==> flow/design.v <==
module saa1099
(
   input wire   clk_sys,
   input wire   ce,       
   input wire   rst_n,
   input wire   cs_n,
   input wire   a0,       
   input wire   wr_n,
   input wire   [7:0] din,
   output wire  [7:0] out_l,
   output wire  [7:0] out_r
);
reg [7:0] amplit0, amplit1, amplit2, amplit3, amplit4, amplit5;
reg [7:0] freq0, freq1, freq2, freq3, freq4, freq5;
reg [7:0] oct10, oct32, oct54;
reg [7:0] freqenable;
reg [7:0] noiseenable;
reg [7:0] noisegen;
reg [7:0] envelope0, envelope1;
reg [7:0] ctrl;
reg [4:0] addr;
wire      rst = ~rst_n | ctrl[1];
reg       wr;
reg       old_wr;
always @(posedge clk_sys) begin
	old_wr <= wr_n;
	wr <= 0;
	if(~rst_n) begin
		addr <= 0;
		{amplit0, amplit1, amplit2, amplit3, amplit4, amplit5} <= 0;
		{freq0, freq1, freq2, freq3, freq4, freq5} <= 0;
		{oct10, oct32, oct54} <= 0;
		{freqenable, noiseenable, noisegen} <= 0;
		{envelope0, envelope1} <= 0;
		ctrl <= 0;
	end
	else begin
		if(!cs_n & old_wr & !wr_n) begin
			wr <= 1;
			if(a0) addr <= din[4:0];
			else begin
				case (addr)
                    5'h00: amplit0    <= din;
                    5'h01: amplit1    <= din;
                    5'h02: amplit2    <= din;
                    5'h03: amplit3    <= din;
                    5'h04: amplit4    <= din;
                    5'h05: amplit5    <= din;
                    5'h08: freq0      <= din;
                    5'h09: freq1      <= din;
                    5'h0A: freq2      <= din;
                    5'h0B: freq3      <= din;
                    5'h0C: freq4      <= din;
                    5'h0D: freq5      <= din;
                    5'h10: oct10      <= din;
                    5'h11: oct32      <= din;
                    5'h12: oct54      <= din;
                    5'h14: freqenable <= din;
                    5'h15: noiseenable<= din;
                    5'h16: noisegen   <= din;
                    5'h18: envelope0  <= din;
                    5'h19: envelope1  <= din;
                    5'h1C: ctrl       <= din;
				endcase
			end
		end
	end
end
wire [21:0] out0;
saa1099_triplet top
(
    .rst        (rst        				),
    .clk_sys    (clk_sys    				),
    .ce         (ce         				),
	.vol		   ({amplit0, amplit1, amplit2}),
	.env			(envelope0					),
	.freq			({freq0, freq1, freq2}	),
	.octave		({oct10[2:0], oct10[6:4], oct32[2:0]}),
	.freq_en		(freqenable [2:0]			),
	.noise_en	(noiseenable[2:0]			),
	.noise_freq	(noisegen   [1:0]			),
	.wr_addr		(wr &  a0 & (din[4:0] == 'h18)),
	.wr_data		(wr & !a0 & (addr == 'h18)),
	.out			(out0							)
);
wire [21:0] out1;
saa1099_triplet bottom
(
    .rst        (rst        				),
    .clk_sys    (clk_sys    				),
    .ce         (ce         				),
	.vol		({amplit3, amplit4, amplit5}),
	.env			(envelope1					),
	.freq			({freq3, freq4, freq5}	),
	.octave		({oct32[6:4], oct54[2:0], oct54[6:4]}),
	.freq_en		(freqenable [5:3]			),
	.noise_en	(noiseenable[5:3]			),
	.noise_freq	(noisegen   [5:4]			),
	.wr_addr		(wr &  a0 & (din[4:0] == 'h19)),
	.wr_data		(wr & !a0 & (addr == 'h19)),
	.out			(out1							)
);
saa1099_output_mixer outmix_l(.ce(ce), .clk_sys(clk_sys), .en(ctrl[0]), .in0(out0[10:0]),  .in1(out1[10:0]),  .out(out_l));
saa1099_output_mixer outmix_r(.ce(ce), .clk_sys(clk_sys), .en(ctrl[0]), .in0(out0[21:11]), .in1(out1[21:11]), .out(out_r));
endmodule
module saa1099_triplet
(
    input wire   rst,
    input wire   clk_sys,
    input wire   ce,
    input wire [23:0] vol,
    input wire [7:0] env,
    input wire [23:0] freq,
    input wire [8:0] octave,
    input wire [2:0] freq_en,
    input wire [2:0] noise_en,
    input wire [1:0] noise_freq,
    input wire  wr_addr,
    input wire  wr_data,
    output wire [21:0] out
);
wire       tone0, tone1, tone2, noise;
wire       pulse_noise, pulse_envelope;
wire[21:0] out0, out1, out2;
saa1099_tone  freq_gen0(.rst(rst), .clk_sys(clk_sys), .ce(ce), .out(tone0), .octave(octave[8:6]), .freq(freq[23:16]), .pulse(pulse_noise));
saa1099_tone  freq_gen1(.rst(rst), .clk_sys(clk_sys), .ce(ce), .out(tone1), .octave(octave[5:3]), .freq(freq[15: 8]), .pulse(pulse_envelope));
saa1099_tone  freq_gen2(.rst(rst), .clk_sys(clk_sys), .ce(ce), .out(tone2), .octave(octave[2:0]), .freq(freq[ 7: 0]), .pulse());
saa1099_noise noise_gen(.rst(rst), .clk_sys(clk_sys), .ce(ce), .pulse_noise(pulse_noise), .noise_freq(noise_freq), .out(noise));
saa1099_amp amp0(.rst(rst), .clk_sys(clk_sys), .noise(noise), .wr_addr(wr_addr), .wr_data(wr_data), .pulse_envelope(pulse_envelope), .mixmode({noise_en[0], freq_en[0]}), .tone(tone0), .envreg(0),   .vol(vol[23:16]), .out(out0));
saa1099_amp amp1(.rst(rst), .clk_sys(clk_sys), .noise(noise), .wr_addr(wr_addr), .wr_data(wr_data), .pulse_envelope(pulse_envelope), .mixmode({noise_en[1], freq_en[1]}), .tone(tone1), .envreg(0),   .vol(vol[15: 8]), .out(out1));
saa1099_amp amp2(.rst(rst), .clk_sys(clk_sys), .noise(noise), .wr_addr(wr_addr), .wr_data(wr_data), .pulse_envelope(pulse_envelope), .mixmode({noise_en[2], freq_en[2]}), .tone(tone2), .envreg(env), .vol(vol[ 7: 0]), .out(out2));
assign out[10: 0] = out0[ 8:0] + out1[ 8:0] + out2[ 8:0];
assign out[21:11] = out0[17:9] + out1[17:9] + out2[17:9];
endmodule
module saa1099_tone
(
    input wire  rst,
    input wire  clk_sys,
    input wire  ce,
    input wire  [ 8:0] octave,
    input wire  [23:0] freq,
    output reg  out,
    output reg  pulse
);
wire [16:0] fcount = ((17'd511 - freq) << (4'd8 - octave)) - 1'd1;
    reg [16:0] count;
always @(posedge clk_sys) begin
    pulse <= 0;
	if(rst) begin
		count <= fcount;
		out   <= 0;
	end else if(ce) begin
		if(!count) begin
			count <= fcount;
			pulse <= 1;
			out <= ~out;
		end else begin
			count <= count - 1'd1;
		end
	end
end
endmodule
module saa1099_noise
(
    input wire       rst,
    input wire       clk_sys,
    input wire       ce,
    input wire       pulse_noise,
    input wire [1:0] noise_freq,
    output wire      out
);
reg  [16:0] lfsr = 0;
wire [16:0] new_lfsr = {(lfsr[0] ^ lfsr[2] ^ !lfsr), lfsr[16:1]};
wire [10:0] fcount = (11'd256 << noise_freq) - 1'b1;
reg [10:0] count;
always @(posedge clk_sys) begin
	if(rst) begin
		count <= fcount;
	end else
	if(noise_freq != 3) begin
		if(ce) begin
			if(!count) begin
				count <= fcount;
				lfsr <= new_lfsr;
			end else begin
				count <= count - 1'd1;
			end
		end
	end else if(pulse_noise) begin
		lfsr <= new_lfsr;
	end
end
assign out = lfsr[0];
endmodule
module saa1099_amp
(
    input wire        rst,
    input wire        clk_sys,
    input wire  [7:0] envreg,
    input wire  [1:0] mixmode,
    input wire        tone,
    input wire        noise,
    input wire        wr_addr,
    input wire        wr_data,
    input wire        pulse_envelope,
    input wire [23:0] vol,
    output reg [17:0] out
);
wire    phases[0:7];
assign  phases[0] = 0;
assign  phases[1] = 0;
assign  phases[2] = 0;
assign  phases[3] = 0;
assign  phases[4] = 1;
assign  phases[5] = 1;
assign  phases[6] = 0;
assign  phases[7] = 0;
wire [1:0] env[0:7][0:1];
assign  env[0][0] = 0;
assign  env[0][1] = 0;
assign  env[1][0] = 1;
assign  env[1][1] = 1;
assign  env[2][0] = 2;
assign  env[2][1] = 0;
assign  env[3][0] = 2;
assign  env[3][1] = 0;
assign  env[4][0] = 3;
assign  env[4][1] = 2;
assign  env[5][0] = 3;
assign  env[5][1] = 2;
assign  env[6][0] = 3;
assign  env[6][1] = 0;
assign  env[7][0] = 3;
assign  env[7][1] = 0;
wire [3:0] levels[0:3][0:15];
assign  levels[0][0]  =  0;
assign  levels[0][1]  =  0;
assign  levels[0][2]  =  0;
assign  levels[0][3]  =  0;
assign  levels[0][4]  =  0;
assign  levels[0][5]  =  0;
assign  levels[0][6]  =  0;
assign  levels[0][7]  =  0;
assign  levels[0][8]  =  0;
assign  levels[0][9]  =  0;
assign  levels[0][10] =  0;
assign  levels[0][11] =  0;
assign  levels[0][12] =  0;
assign  levels[0][13] =  0;
assign  levels[0][14] =  0;
assign  levels[0][15] =  0;
assign  levels[1][0]  =  15;
assign  levels[1][1]  =  15;
assign  levels[1][2]  =  15;
assign  levels[1][3]  =  15;
assign  levels[1][4]  =  15;
assign  levels[1][5]  =  15;
assign  levels[1][6]  =  15;
assign  levels[1][7]  =  15;
assign  levels[1][8]  =  15;
assign  levels[1][9]  =  15;
assign  levels[1][10] =  15;
assign  levels[1][11] =  15;
assign  levels[1][12] =  15;
assign  levels[1][13] =  15;
assign  levels[1][14] =  15;
assign  levels[1][15] =  15;
assign  levels[2][0]  =  15;
assign  levels[2][1]  =  14;
assign  levels[2][2]  =  13;
assign  levels[2][3]  =  12;
assign  levels[2][4]  =  11;
assign  levels[2][5]  =  10;
assign  levels[2][6]  =  9;
assign  levels[2][7]  =  8;
assign  levels[2][8]  =  7;
assign  levels[2][9]  =  6;
assign  levels[2][10] =  5;
assign  levels[2][11] =  4;
assign  levels[2][12] =  3;
assign  levels[2][13] =  2;
assign  levels[2][14] =  1;
assign  levels[2][15] =  0;
assign  levels[3][0]  =  0;
assign  levels[3][1]  =  1;
assign  levels[3][2]  =  2;
assign  levels[3][3]  =  3;
assign  levels[3][4]  =  4;
assign  levels[3][5]  =  5;
assign  levels[3][6]  =  6;
assign  levels[3][7]  =  7;
assign  levels[3][8]  =  8;
assign  levels[3][9]  =  9;
assign  levels[3][10] =  10;
assign  levels[3][11] =  11;
assign  levels[3][12] =  12;
assign  levels[3][13] =  13;
assign  levels[3][14] =  14;
assign  levels[3][15] =  15;
reg [2:0] shape;
reg       stereo;
wire      resolution = envreg[4];
wire      enable     = envreg[7];
reg [3:0] counter;
reg       phase;
wire[3:0] mask = {3'b000, resolution};
    reg clock;
    reg new_data;
always @(posedge clk_sys) begin
	if(rst | ~enable) begin
		new_data <= 0;
		stereo   <= envreg[0];
		shape    <= envreg[3:1];
		clock    <= envreg[5];
		phase    <= 0;
		counter  <= 0;
	end
	else begin
		if(wr_data) new_data <= 1;
		if(clock ? wr_addr : pulse_envelope) begin   
			counter <= counter + resolution + 1'd1;
			if((counter | mask) == 15) begin
				if(phase >= phases[shape]) begin
					if(~shape[0]) counter <= 15;
					if(new_data | shape[0]) begin  
						new_data <= 0;
						stereo   <= envreg[0];
						shape    <= envreg[3:1];
						clock    <= envreg[5];
						phase    <= 0;
						if(new_data) counter <= 0;
					end
				end else begin
					phase <= 1;
				end
			end
		end
	end
end
wire [3:0] env_l = levels[env[shape][phase]][counter] & ~mask;
wire [3:0] env_r = stereo ? (4'd15 & ~mask) - env_l : env_l;  
reg  [1:0] outmix;
    always @* begin
	case(mixmode)
		0: outmix <= 0;
		1: outmix <= {tone,  1'b0};
		2: outmix <= {noise, 1'b0};
		3: outmix <= {tone & ~noise, tone & noise};
	endcase
end
wire [8:0] vol_mix_l = {vol[3:1], vol[0] & ~enable, 5'b00000} >> outmix[0];
wire [8:0] vol_mix_r = {vol[7:5], vol[4] & ~enable, 5'b00000} >> outmix[0];
wire [8:0] env_out_l;
wire [8:0] env_out_r;
saa1099_mul_env mod_l(.vol(vol_mix_l[8:4]), .env(env_l), .out(env_out_l));
saa1099_mul_env mod_r(.vol(vol_mix_r[8:4]), .env(env_r), .out(env_out_r));
    always @* begin
	case({enable, outmix})
        3'b100:       out = {env_out_r, env_out_l};
        3'b101:       out = {env_out_r, env_out_l};
        3'b001:       out = {vol_mix_r, vol_mix_l};
        3'b010:       out = {vol_mix_r, vol_mix_l};
		     default: out = 0;
	endcase
end
endmodule
module saa1099_mul_env
(
    input wire  [4:0] vol,
    input wire  [3:0] env,
    output wire [8:0] out
);
assign out = (env[0] ? {4'b0000, vol        } : 9'd0)+
             (env[1] ? {3'b000 , vol, 1'b0  } : 9'd0)+
             (env[2] ? {2'b00  , vol, 2'b00 } : 9'd0)+
             (env[3] ? {1'b0   , vol, 3'b000} : 9'd0);
endmodule
module saa1099_output_mixer
(
    input wire        clk_sys,
    input wire        ce,
    input wire        en,
    input wire [10:0] in0,
    input wire [10:0] in1,
    output reg [ 7:0] out
);
wire [17:0] o = 18'd91 * ({1'b0,in0} + {1'b0,in1});
    reg ced;
always @(posedge clk_sys) begin
	ced <= ce;
	if(ced) out <= ~en ? 8'h00 : o[17:10];
end
endmodule
# [Step by step through the tools: saa1099]
# The steps from the RTL of saa1099 to its reports follow in flow order.
# Line numbers count from 1 in the design file above.
# Cell names lack the library's common part.
# The mark -- stands for no value.
[inputs] top_module="saa1099" clock="clk_sys" cell_library="sky130hd" corner="tt_025C_1v80"

# [Word-level counts]
# Counts by Yosys on the flattened word-level netlist (proc, flatten, opt, wreduce; memories kept). Register bits leave out memories and registers merged into their read ports (data or address). Print and check cells are left out. Cells with the same type and inputs are merged into one.
[bits] clocked_rd_ports_x_width=0 mem_count=0 rom_bits=0 ram_bits=0 out_inout_bits=16 input_bits=14 reg_bits=367 latchBits=0
[classes] div=0 n_cmp=2 n_shift=20 logic=53 n_mul=2 reduce_and_logical=128 add_sub_neg=60 mux=137 n_eq=236
[op_table] op="17-bit 2-to-1 mux" count=26
[op_table] op="6-bit equality test with constant B" count=64
[op_table] op="7-bit by 18-bit multiplier with 18-bit output with constant A" count=2
[op_table] op="17-bit by 1-bit subtractor with 17-bit output with constant B" count=12
[op_table] op="6-bit by 5-bit equality test with 1-bit output with constant B" count=32
[op_table] op="24-bit by 9-bit << shifter with 17-bit output" count=6
[op_table] op="17-bit zero test" count=8
[op_table] op="4-bit parallel mux with 16-bit select" count=2
[op_table] op="9-bit by 1-bit >> shifter with 9-bit output" count=12
[op_table] op="6-bit by 4-bit equality test with 1-bit output with constant B" count=16
[op_table] op="11-bit 2-to-1 mux" count=8
[op_table] op="2-bit OR reduction" count=41
[op_table] op="18-bit OR reduction" count=4
[op_table] op="4-bit equality test with constant B" count=18
[op_table] op="9-bit adder" count=8
[op_table] op="18-bit parallel mux with 2-bit select" count=2
[op_table] op="18-bit 2-to-1 mux" count=4
[op_table] op="3-bit AND reduction" count=23
[op_table] op="2-bit parallel mux with 4-bit select" count=8
[op_table] op="9-bit by 8-bit subtractor with 10-bit output with constant A" count=6
[op_table] op="5-bit equality test with constant B" count=11
[op_table] op="6-bit by 3-bit equality test with 1-bit output with constant B" count=8
[op_table] op="4-bit 2-to-1 mux" count=12
[op_table] op="1-bit 2-to-1 mux" count=47
[op_table] op="11-bit by 1-bit subtractor with 11-bit output with constant B" count=4
[op_table] op="11-bit by 9-bit adder with 11-bit output" count=4
[op_table] op="9-bit by 9-bit adder with 10-bit output" count=4
[op_table] op="3-bit equality test with constant B" count=12
# Not listed: further kinds 49, cells in them 234.

# [Depth]
# Depth = most cells in a row (Yosys ltp): at word level without a register or memory, in the mapped netlist without a sequential cell, where the memories' decode and read muxes count.
[depth] depth_word=19 abc_area=0 mapped_depth=45

# [Netlist]
# Source: synth_stat.txt of the flow (Yosys; design flattened, memories mapped). It holds for the ABC_AREA given above (unset counts as 0); a run with the other value may have another netlist.
# The area totals of this step are shown rounded.
[by_type] cell_type="edfxtp_1" count=184 area_total_um2=5.53E+03
[by_type] cell_type="dfxtp_1" count=176 area_total_um2=3.52E+03
[by_type] cell_type="ha_1" count=223 area_total_um2=2.79E+03
[by_type] cell_type="mux2i_1" count=200 area_total_um2=2001.92
[by_type] cell_type="fa_1" count=85 area_total_um2=1.7E+03
[by_type] cell_type="nand2_1" count=306 area_total_um2=1.15E+03
[by_type] cell_type="xor2_1" count=128 area_total_um2=1.12E+03
[by_type] cell_type="xnor2_1" count=124 area_total_um2=1.09E+03
[by_type] cell_type="nor2b_1" count=153 area_total_um2=957.168
[by_type] cell_type="nor2_1" count=254 area_total_um2=953.414
[by_type] cell_type="inv_1" count=218 area_total_um2=818.285
[by_type] cell_type="o21ai_0" count=151 area_total_um2=755.725
[by_type] cell_type="a21oi_1" count=149 area_total_um2=745.715
[by_type] cell_type="mux4_2" count=31 area_total_um2=698.17
[by_type] cell_type="nor3_1" count=91 area_total_um2=455.437
[by_type] cell_type="clkbuf_1" count=119 area_total_um2=446.678
[by_type] cell_type="nand3_1" count=84 area_total_um2=420.403
[by_type] cell_type="nor4_1" count=46 area_total_um2=287.776
# Not listed: further types 67, cells in them 654.
[mapped] area_mm2=0.03 cell_count=3376 n_buf=152 sequential_area_mm2=0.009 ff_cells=360
# The figures by module come from a second, unflattened synthesis with its own total; it is not the netlist above.
[unflattened] hier_cells=5037 area_unflattened_mm2=0.046
# Each row is one instance without its submodules.
[modules] module="saa1099_tone" mod_seq_area_mm2=0.00055 n_cells=334 mod_area_mm2=0.0029 n_inst=6
[modules] module="saa1099_mul_env" mod_seq_area_mm2=0 n_cells=63 mod_area_mm2=0.00054 n_inst=12
[modules] module="saa1099_amp" mod_seq_area_mm2=0.00027 n_cells=133 mod_area_mm2=0.0011 n_inst=6
[modules] module="saa1099" mod_seq_area_mm2=0.0031 n_cells=557 mod_area_mm2=0.0059 n_inst=1
[modules] module="saa1099_output_mixer" mod_seq_area_mm2=0.00026 n_cells=253 mod_area_mm2=0.0025 n_inst=2
[modules] module="saa1099_noise" mod_seq_area_mm2=0.00084 n_cells=84 mod_area_mm2=0.0012 n_inst=2
[modules] module="saa1099_triplet" mod_seq_area_mm2=0 n_cells=124 mod_area_mm2=0.0011 n_inst=2

# [Timing after synthesis]
# OpenSTA on the mapped netlist: ideal clock, no wires. The path of least setup slack (recovery checks aside). Input and output delay are each 20% of the period. Register names are those of the netlist, which keeps one name where synthesis merged equal registers.
[synth_timing] path_kind="reg2reg" from="register top.amp2.shape[2]" to="register outmix_r.out[5]" t_first_pin_ns=0.000 period_ns=11.7 path_slack_ns=1.986 path_delay_ns=9.715 t_required_ns=11.445 setup_ns=0.255 t_arrival_ns=9.460 driving_pins=42 synth_period_reached_ns=9.714
# "path_delay_ns" is the arrival time less input delay plus setup time.
# "driving_pins": output pins that drive a net of the path, with the launching flip-flop's if there is one; two outputs of one cell count as two.
# "synth_period_reached_ns" is the clock period less the worst setup slack; recovery checks do not enter. This is arithmetic on one report: input and output delays are still those of the set period (20% each).
# The rows between start and end are the longest chain of elaborated cells between them; the timing report does not say that the signal goes this way. Where chains are equally long, one stands for them.
# Each line given opens the expression or statement behind the cell; cells for indexed reads and writes are added by Yosys, which also makes memories of some case tables.
[synth_via] cell_sequence="edfxtp_1 nor2b_1 a21oi_1 o211ai_1 ha_1 nand2_1 o21ai_0 or2_2 fa_1 fa_1 inv_1 ha_1 inv_1 fa_1 xor2_1 o22ai_1 ha_1 a21o_1 [... 6 more ...] a21oi_1 nand3_1 a211oi_1 inv_1 ha_1 inv_1 fa_1 inv_1 fa_1 inv_1 fa_1 inv_1 ha_1 a2111oi_0 nor3_1 or3_1 xor2_1 and2_1" elab_chain_len=19 cells_between=118 cone_lines=9 classes_between="8 x add/sub; 1 x mul; 78 x eq/ne; 8 x mux; 1 x logic; 22 x reduce/logical"
[synth_lines] element="start: declaration" line=300 source="reg [2:0] shape;"
[synth_lines] element="start: assignment" line=313 source="shape <= envreg[3:1];"
[synth_lines] element="start: assignment" line=328 source="shape <= envreg[3:1];"
[synth_lines] element="4-bit by 1-bit adder with 4-bit output" line=340 source="wire [3:0] env_l = levels[env[shape][phase]][counter] & ~mask;"
[synth_lines] element="4-bit equality test" line=340
[synth_lines] element="6-bit OR reduction"
[synth_lines] element="2-bit parallel mux with 4-bit select" line=340
[synth_lines] element="6-bit by 4-bit adder with 6-bit output" line=340
[synth_lines] element="6-bit equality test" line=340
[synth_lines] element="18-bit OR reduction"
[synth_lines] element="[... 4 more ...]"
[synth_lines] element="5-bit 2-to-1 mux" line=373 source="assign out = (env[0] ? {4'b0000, vol        } : 9'd0)+"
[synth_lines] element="5-bit by 9-bit adder with 9-bit output" line=373
[synth_lines] element="9-bit adder (2 in a row)" line=373
[synth_lines] element="18-bit parallel mux with 2-bit select" line=358 source="case({enable, outmix})"
[synth_lines] element="11-bit by 9-bit adder with 11-bit output" line=133 source="assign out[21:11] = out0[17:9] + out1[17:9] + out2[17:9];"
[synth_lines] element="11-bit by 11-bit adder with 12-bit output" line=387 source="wire [17:0] o = 18'd91 * ({1'b0,in0} + {1'b0,in1});"
[synth_lines] element="7-bit by 18-bit multiplier with 18-bit output" line=387
[synth_lines] element="end: assignment" line=391 source="if(ced) out <= ~en ? 8'h00 : o[17:10];"
[synth_lines] element="end: declaration" line=385 source="output reg [ 7:0] out"

# [Timing after layout]
# Path of least setup slack in the final report of run A (OpenROAD, finished layout, wires in). Where an end is a register, its clock arrival counts in the times.
[layout_timing] path_kind="reg2reg" from="register bottom.amp2.shape[2]" to="register outmix_r.out[5]" t_required_ns=11.14 path_slack_ns=1.56 setup_ns=0.24 t_first_pin_ns=0.57 driving_pins=40 period_ns=10.8 t_arrival_ns=9.58
# The rows between start and end are the longest chain of elaborated cells between them; the timing report does not say that the signal goes this way. Where chains are equally long, one stands for them.
[layout_via] cell_sequence="edfxtp_1 nor2b_4 a21oi_2 nor2_1 a221oi_2 xor2_2 or3_4 fa_2 fa_1 inv_1 ha_2 inv_2 fa_2 o21ai_1 ha_2 fa_2 a21oi_2 o21bai_4 [... 4 more ...] or3b_4 nand3_4 a211oi_4 inv_2 ha_4 inv_4 fa_1 inv_1 fa_1 inv_1 fa_1 inv_2 ha_4 a2111oi_4 nor3_4 or3_4 xor2_1 and2_1" elab_chain_len=19 cells_between=118 cone_lines=9 classes_between="8 x add/sub; 1 x mul; 78 x eq/ne; 8 x mux; 1 x logic; 22 x reduce/logical"
[layout_lines] element="start: declaration" line=300 source="reg [2:0] shape;"
[layout_lines] element="start: assignment" line=313 source="shape <= envreg[3:1];"
[layout_lines] element="start: assignment" line=328 source="shape <= envreg[3:1];"
[layout_lines] element="4-bit by 1-bit adder with 4-bit output" line=340 source="wire [3:0] env_l = levels[env[shape][phase]][counter] & ~mask;"
[layout_lines] element="4-bit equality test" line=340
[layout_lines] element="6-bit OR reduction"
[layout_lines] element="2-bit parallel mux with 4-bit select" line=340
[layout_lines] element="6-bit by 4-bit adder with 6-bit output" line=340
[layout_lines] element="6-bit equality test" line=340
[layout_lines] element="18-bit OR reduction"
[layout_lines] element="[... 4 more ...]"
[layout_lines] element="5-bit 2-to-1 mux" line=373 source="assign out = (env[0] ? {4'b0000, vol        } : 9'd0)+"
[layout_lines] element="5-bit by 9-bit adder with 9-bit output" line=373
[layout_lines] element="9-bit adder (2 in a row)" line=373
[layout_lines] element="18-bit parallel mux with 2-bit select" line=358 source="case({enable, outmix})"
[layout_lines] element="11-bit by 9-bit adder with 11-bit output" line=133 source="assign out[21:11] = out0[17:9] + out1[17:9] + out2[17:9];"
[layout_lines] element="11-bit by 11-bit adder with 12-bit output" line=387 source="wire [17:0] o = 18'd91 * ({1'b0,in0} + {1'b0,in1});"
[layout_lines] element="7-bit by 18-bit multiplier with 18-bit output" line=387
[layout_lines] element="end: assignment" line=391 source="if(ced) out <= ~en ? 8'h00 : o[17:10];"
[layout_lines] element="end: declaration" line=385 source="output reg [ 7:0] out"

# saa1099 through Yosys and OpenROAD on sky130hd: 2 stored runs, unordered, with their settings and measured results. The constraints put input and output delay at 20% of the set period each and load the outputs with 0.01 pF.
# "achievedPeriod_ns" means the clock period less the worst setup slack. The figure is calculated, with input and output delays left at 20% of the set period.
# By "critical_path_time_ns" is meant the share of the clock period that the worst setup path is allowed (20% is reserved at inputs, 20% at outputs), minus its slack. Clock arrival times at its registers enter into it.
# "total_power_w" is the tool's figure for a default switching activity; nothing was simulated.
# Measured values are rounded.
run="run A" settings period_ns=10.8 CORE_UTILIZATION=36 SETUP_SLACK_MARGIN=2.22 PLACE_DENSITY_LB_ADDON=0.08 CORE_ASPECT_RATIO=1.38 CORE_MARGIN=6 CELL_PAD_IN_SITES_DETAIL_PLACEMENT=1 CTS_CLUSTER_SIZE=96 CAP_MARGIN=20 SLEW_MARGIN=20
run="run A" results critical_path_time_ns=9.24 worst_path_kind="reg2reg" ws_hold_ns=0.44 total_power_w=0.0032 final_util_frac=0.42 achievedPeriod_ns=9.239 cell_area_final_mm2=0.035 total_negative_slack_ns=0.000 die_footprint_mm2=0.091 worst_setup_slack_ns=1.6 synthArea_mm2=0.03
run="run B" settings period_ns=12.0 CORE_UTILIZATION=31 PLACE_DENSITY_LB_ADDON=0.3 CELL_PAD_IN_SITES_DETAIL_PLACEMENT=1 GPL_TIMING_DRIVEN=0 CTS_CLUSTER_DIAMETER=306 MIN_ROUTING_LAYER="met2" MAX_ROUTING_LAYER="met5" CAP_MARGIN=20 CORE_MARGIN=2 SLEW_MARGIN=20
run="run B" results critical_path_time_ns=11.17 worst_path_kind="reg2reg" ws_hold_ns=0.43 total_power_w=0.0029 final_util_frac=0.35 achievedPeriod_ns=11.169 cell_area_final_mm2=0.034 total_negative_slack_ns=0.000 die_footprint_mm2=0.1 worst_setup_slack_ns=0.83 synthArea_mm2=0.03
